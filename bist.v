==> flow/design.v <==
`timescale 1ns/1ns
module bist #(
    parameter DATA_WIDTH=32,                               
    parameter c2dr=3                                       
)(
    input  wire                          clk,              
    input  wire                          rst_n,            
    output reg [DATA_WIDTH-1:0]          data_out,         
    output reg                           valid_out,        
    output wire                          sync,             
    input  wire                          enable,           
    input  wire                          capture_start,    
    input  wire                          pattern_sel       
 );
reg  [DATA_WIDTH-1:0]         inc_data;                    
reg  [DATA_WIDTH-1:0]         lfsr_data;                   
wire                          feedback;                    
reg                           enable_d;                    
reg                           pattern_sel_d;               
wire [DATA_WIDTH-1:0]         data_out_temp;               
reg  [DATA_WIDTH-1:0]         data_out_d;                  
reg                           valid_temp;                  
wire                          en_d_inv;                    
wire                          pulse;                       
reg [($clog2(c2dr))-1:0]           cnt;
always@(posedge clk) begin
    if (~rst_n) 
        valid_out <= 0;
    else if (enable==1)
        valid_out <= valid_temp;
    else if(enable==0)
        valid_out <= valid_out;
    else
        valid_out <= 0;
end
always@(posedge clk) begin
    if (~rst_n) begin
        enable_d      <=        1'b0;
        pattern_sel_d <=        1'b0;
    end
    else begin
        enable_d      <=      enable;
        pattern_sel_d <= pattern_sel;
        data_out      <=  data_out_d;
    end
end
always@(posedge clk) begin
    if (~rst_n) 
        data_out_d   <= {DATA_WIDTH{1'b0}};
    else
        data_out_d   <=      data_out_temp;
end
always@(posedge clk) begin
    if (~rst_n) begin
        valid_out   <=      1'b0;
    end
    else begin 
        valid_out   <=    ~cnt;
    end
end
always@(posedge clk) begin
    if (~rst_n) begin
        cnt <= 0;
    end else if (capture_start && enable) begin
        if (cnt == c2dr-1) begin
            cnt <= 0;
        end else if ((cnt != c2dr-1) || (cnt != 0)) begin
            cnt <= cnt + 1;
        end
    end
end
always@(posedge clk) begin
    if (~rst_n) begin
        inc_data <= {DATA_WIDTH{1'b0}};
    end else if (capture_start && enable) begin
            inc_data <= inc_data + 1;
    end
    else begin
        inc_data <= inc_data;
    end
end
always@(posedge clk) begin
    if((enable == 1'b1 && pulse == 1'b1 && capture_start == 1'b1) || (~rst_n)) begin
        lfsr_data <= {DATA_WIDTH{1'b0}};
    end else if ((enable == 1'b1)) begin
        case (DATA_WIDTH)
            8: begin
                lfsr_data <= {lfsr_data[6:0], feedback};
            end
            16: begin
                lfsr_data <= {lfsr_data[14:0], feedback};
            end
            32: begin
                lfsr_data <= {lfsr_data[30:0], feedback};
            end
            64: begin
                lfsr_data <= {lfsr_data[62:0], feedback};
            end
            default: begin
                lfsr_data <=  lfsr_data;
            end
        endcase
    end else begin
        lfsr_data <=  lfsr_data;
   end
end
assign feedback = (DATA_WIDTH == 8) ? ~(lfsr_data[7] ^ lfsr_data[5] ^ lfsr_data[4] ^ lfsr_data[3]) :
                  (DATA_WIDTH == 16) ? ~(lfsr_data[15] ^ lfsr_data[14] ^ lfsr_data[12] ^ lfsr_data[3]) :
                  (DATA_WIDTH == 32) ? ~(lfsr_data[31] ^ lfsr_data[21] ^ lfsr_data[1] ^ lfsr_data[0]) :
                  (DATA_WIDTH == 32) ? ~(lfsr_data[63] ^ lfsr_data[62] ^ lfsr_data[60] ^ lfsr_data[59]) :
                                                                                               'b0;
assign data_out_temp = (pattern_sel_d == 1'b1) ? lfsr_data : 
                                                  inc_data ;
assign sync = ((inc_data[15:0] || lfsr_data[15:0]) == 'h1);
assign en_d_inv = ~enable_d;                               
assign pulse = enable & en_d_inv;                          
endmodule
Tool chain data of bist
The steps from the RTL of bist to its reports follow in flow order.
Lines are those of the file above, counted from 1.
Operators: Yosys type, input widths -> output width; for muxes data width and select width s.
Library cell names are shortened.
{ "setup": {"design": "bist", "clock_port": "clk", "library": "sky130hd", "lib_corner": "tt_025C_1v80"} }

Word level
Source: Yosys, flattened and elaborated, memories not mapped. Widths are those after wreduce. Registers that Yosys merges into a memory's read port (data or address) are not register bits. Print and check cells do not count. Equal cells are merged and count once.
{ "word_totals": {"register_bits": 134, "input_bits": 5} }
{ "op_classes": {"n_mux": 4, "n_addsub": 2, "eq_ne": 3, "bitwise": 8, "reduce_and_logical": 9} }
{ "ops": {"columns": ["cell", "count"], "rows": [
  ["$add 32x1->32 const B", 1],
  ["$mux 32", 1],
  ["$logic_or 16x16->1", 1],
  ["$not 1->1", 4],
  ["$reduce_bool 2->1", 2],
  ["$mux 2", 2],
  ["$xor 1x1->1", 3],
  ["$logic_and 1x1->1", 3],
  ["$logic_or 1x1->1", 2],
  ["$add 2x1->2 const B", 1],
  ["$eq 2x2->1 const B", 1],
  ["$ne 2x2->1 const B", 1],
  ["$reduce_and 2->1", 1],
  ["$eq 1x1->1 const B", 1],
  ["$and 1x1->1", 1],
  ["$mux 1", 1]
]} }

Logic depth
Depth = most cells in a row (Yosys ltp): at word level without a register or memory, in the mapped netlist without a sequential cell, where the memories' decode and read muxes count.
{ "depth": {"ltp_word": 5, "ABC_AREA": 0, "mapped_depth": 7, "depth_no_buf": 5} }

Mapped cells and area
Yosys stat after the flow's synthesis: flattened, memories mapped to cells. It holds for the ABC_AREA given above (unset counts as 0); a run with the other value may have another netlist.
{ "synth_totals": {"flip_flops": 130, "stdcells": 446, "area_um2": 4919.7} }
{ "types": {"columns": ["cell_type", "count", "type_area_um2"], "rows": [
  ["dfxtp_1", 98, 1.96E+03],
  ["edfxtp_1", 32, 960.922],
  ["mux2i_1", 64, 640.614],
  ["nor2_1", 75, 281.52],
  ["or4_1", 15, 112.608],
  ["a21oi_1", 20, 100.096],
  ["o31ai_1", 12, 90.086],
  ["nand2_1", 19, 71.318],
  ["nand3_1", 13, 65.062],
  ["nor4_1", 10, 62.56],
  ["and4_1", 6, 52.55],
  ["clkbuf_1", 14, 52.55],
  ["xnor2_1", 6, 52.55],
  ["xor2_1", 6, 52.55],
  ["nand4_1", 8, 50.048],
  ["and2_1", 5, 31.28],
  ["or3_1", 5, 31.28],
  ["o21ai_0", 6, 30.029]
]} }
Not listed: further types 16, cells in them 32.

Worst setup path after synthesis
OpenSTA on the mapped netlist: ideal clock, no wires. The path of least setup slack (recovery checks aside). Input and output delay are each 20% of the period. Register names are those of the netlist, which keeps one name where synthesis merged equal registers.
{ "synth_path": {"path_kind": "input to register", "start": "input capture_start", "end": "register inc_data[29]", "delay_ns": 1.524, "tclk_ns": 2.18, "launch_ns": 0.436, "n_path_buf": 2, "setup_ns": 0.071, "stages": 6, "required_ns": 2.109, "input_delay_ns": 0.436, "t_arrival_ns": 1.889, "slack_ns": 0.221, "period_less_setup_slack_ns": 1.959} }
"delay_ns" = arrival - input delay + setup time.
"stages": output pins that drive a net of the path, with the launching flip-flop's if there is one; two outputs of one cell count as two.
"period_less_setup_slack_ns" = period - worst setup slack (recovery checks aside). The figure is calculated, with input and output delays left at 20% of the set period.
The rows between start and end are the longest chain of elaborated cells between them; the timing report does not say that the signal goes this way. Where chains are equally long, one stands for them.
A line is the first line of the expression or statement that the cell stems from. Yosys adds cells for indexed reads and writes and turns some case tables into memories.
At most two assigning lines are given for a register; there are more.
{ "synth_via": {"path_cell_list": "nand3_1 or4_4 buf_6 buf_6 or4_1 a21oi_1", "elab_chain_len": 1} }
{ "synth_lines": {"columns": ["item", "line", "source"], "rows": [
  ["start, declared", 12, "input  wire                          capture_start,"],
  ["$logic_and 1x1->1", 75, "end else if (capture_start && enable) begin"],
  ["end, assigned", 76, "inc_data <= inc_data + 1;"],
  ["end, assigned", 79, "inc_data <= inc_data;"],
  ["end, declared", 15, "reg  [DATA_WIDTH-1:0]         inc_data;"]
]} }

Worst path after layout
Path of least setup slack in the final report of stored run 1 (OpenROAD, finished layout, wires in). Where an end is a register, its clock arrival counts in the times.
{ "layout_path": {"path_kind": "register to output", "start": "register inc_data[2]", "end": "output sync", "launch_ns": 0.41, "stages": 6, "out_delay_ns": 0.40, "slack_ns": -0.25, "required_ns": 1.62, "n_path_buf": 2, "tclk_ns": 2.02, "t_arrival_ns": 1.86} }
The rows between start and end are the longest chain of elaborated cells between them; the timing report does not say that the signal goes this way. Where chains are equally long, one stands for them.
At most two assigning lines are given for a register; there are more.
{ "layout_via": {"path_cell_list": "dfxtp_2 or4_4 nor4_4 buf_4 nand4_1 buf_2", "elab_chain_len": 2} }
{ "layout_lines": {"columns": ["item", "line", "source"], "rows": [
  ["start, declared", 15, "reg  [DATA_WIDTH-1:0]         inc_data;"],
  ["start, assigned", 76, "inc_data <= inc_data + 1;"],
  ["start, assigned", 79, "inc_data <= inc_data;"],
  ["$logic_or 16x16->1", 114, "assign sync = ((inc_data[15:0] || lfsr_data[15:0]) == 'h1);"],
  ["$eq 1x1->1", 114, null],
  ["end, declared", 10, "output wire                          sync,"]
]} }

Wiki page: bist / flow data

Stored flow runs of bist (2 of them; Yosys, OpenROAD, sky130hd). They differ in their settings and are not a sequence. Constraints: input delay and output delay 20% of the set period each, output load 0.01 pF.
"worst path time" means the part of the period allowed to the worst setup path (the constraints hold back 20% at inputs and 20% at outputs) less its slack; where the path has registers, the arrival times of their clocks count too.
"total design power" rests on the timing tool's default activity at the inputs, not on a simulated workload.

==> stored run 1: settings <==
{ "period_ns": 2.02, "CORE_UTILIZATION": 25, "SETUP_SLACK_MARGIN": 0.44, "PLACE_DENSITY_LB_ADDON": 0.07, "TNS_END_PERCENT": 70, "GPL_TIMING_DRIVEN": 1, "GPL_ROUTABILITY_DRIVEN": 0, "CTS_CLUSTER_SIZE": 29, "CTS_CLUSTER_DIAMETER": 136, "CAP_MARGIN": 20, "CORE_MARGIN": 2, "SLEW_MARGIN": 20 }
==> stored run 1: results <==
total design power: 0.005962 W
standard-cell area after routing: 6955.4 um^2
post-synthesis cell area: 4919.7 um^2
worst path time: 1.86 ns
worst path kind: register to output
worst hold slack in the final report: 0.401 ns
worst setup slack after layout: -0.247 ns
post-route setup TNS: -0.247 ns
area of the die: 20816.7 um^2

==> stored run 2: settings <==
{ "period_ns": 2.14, "CORE_UTILIZATION": 36, "CAP_MARGIN": 20, "CORE_MARGIN": 2, "SLEW_MARGIN": 20 }
==> stored run 2: results <==
post-route setup TNS: -0.066 ns
worst path time: 1.78 ns
worst path kind: register to output
standard-cell area after routing: 6198.4 um^2
total design power: 0.005307 W
worst hold slack in the final report: 0.400 ns
area of the die: 14616.8 um^2
worst setup slack after layout: -0.066 ns
post-synthesis cell area: 4919.7 um^2
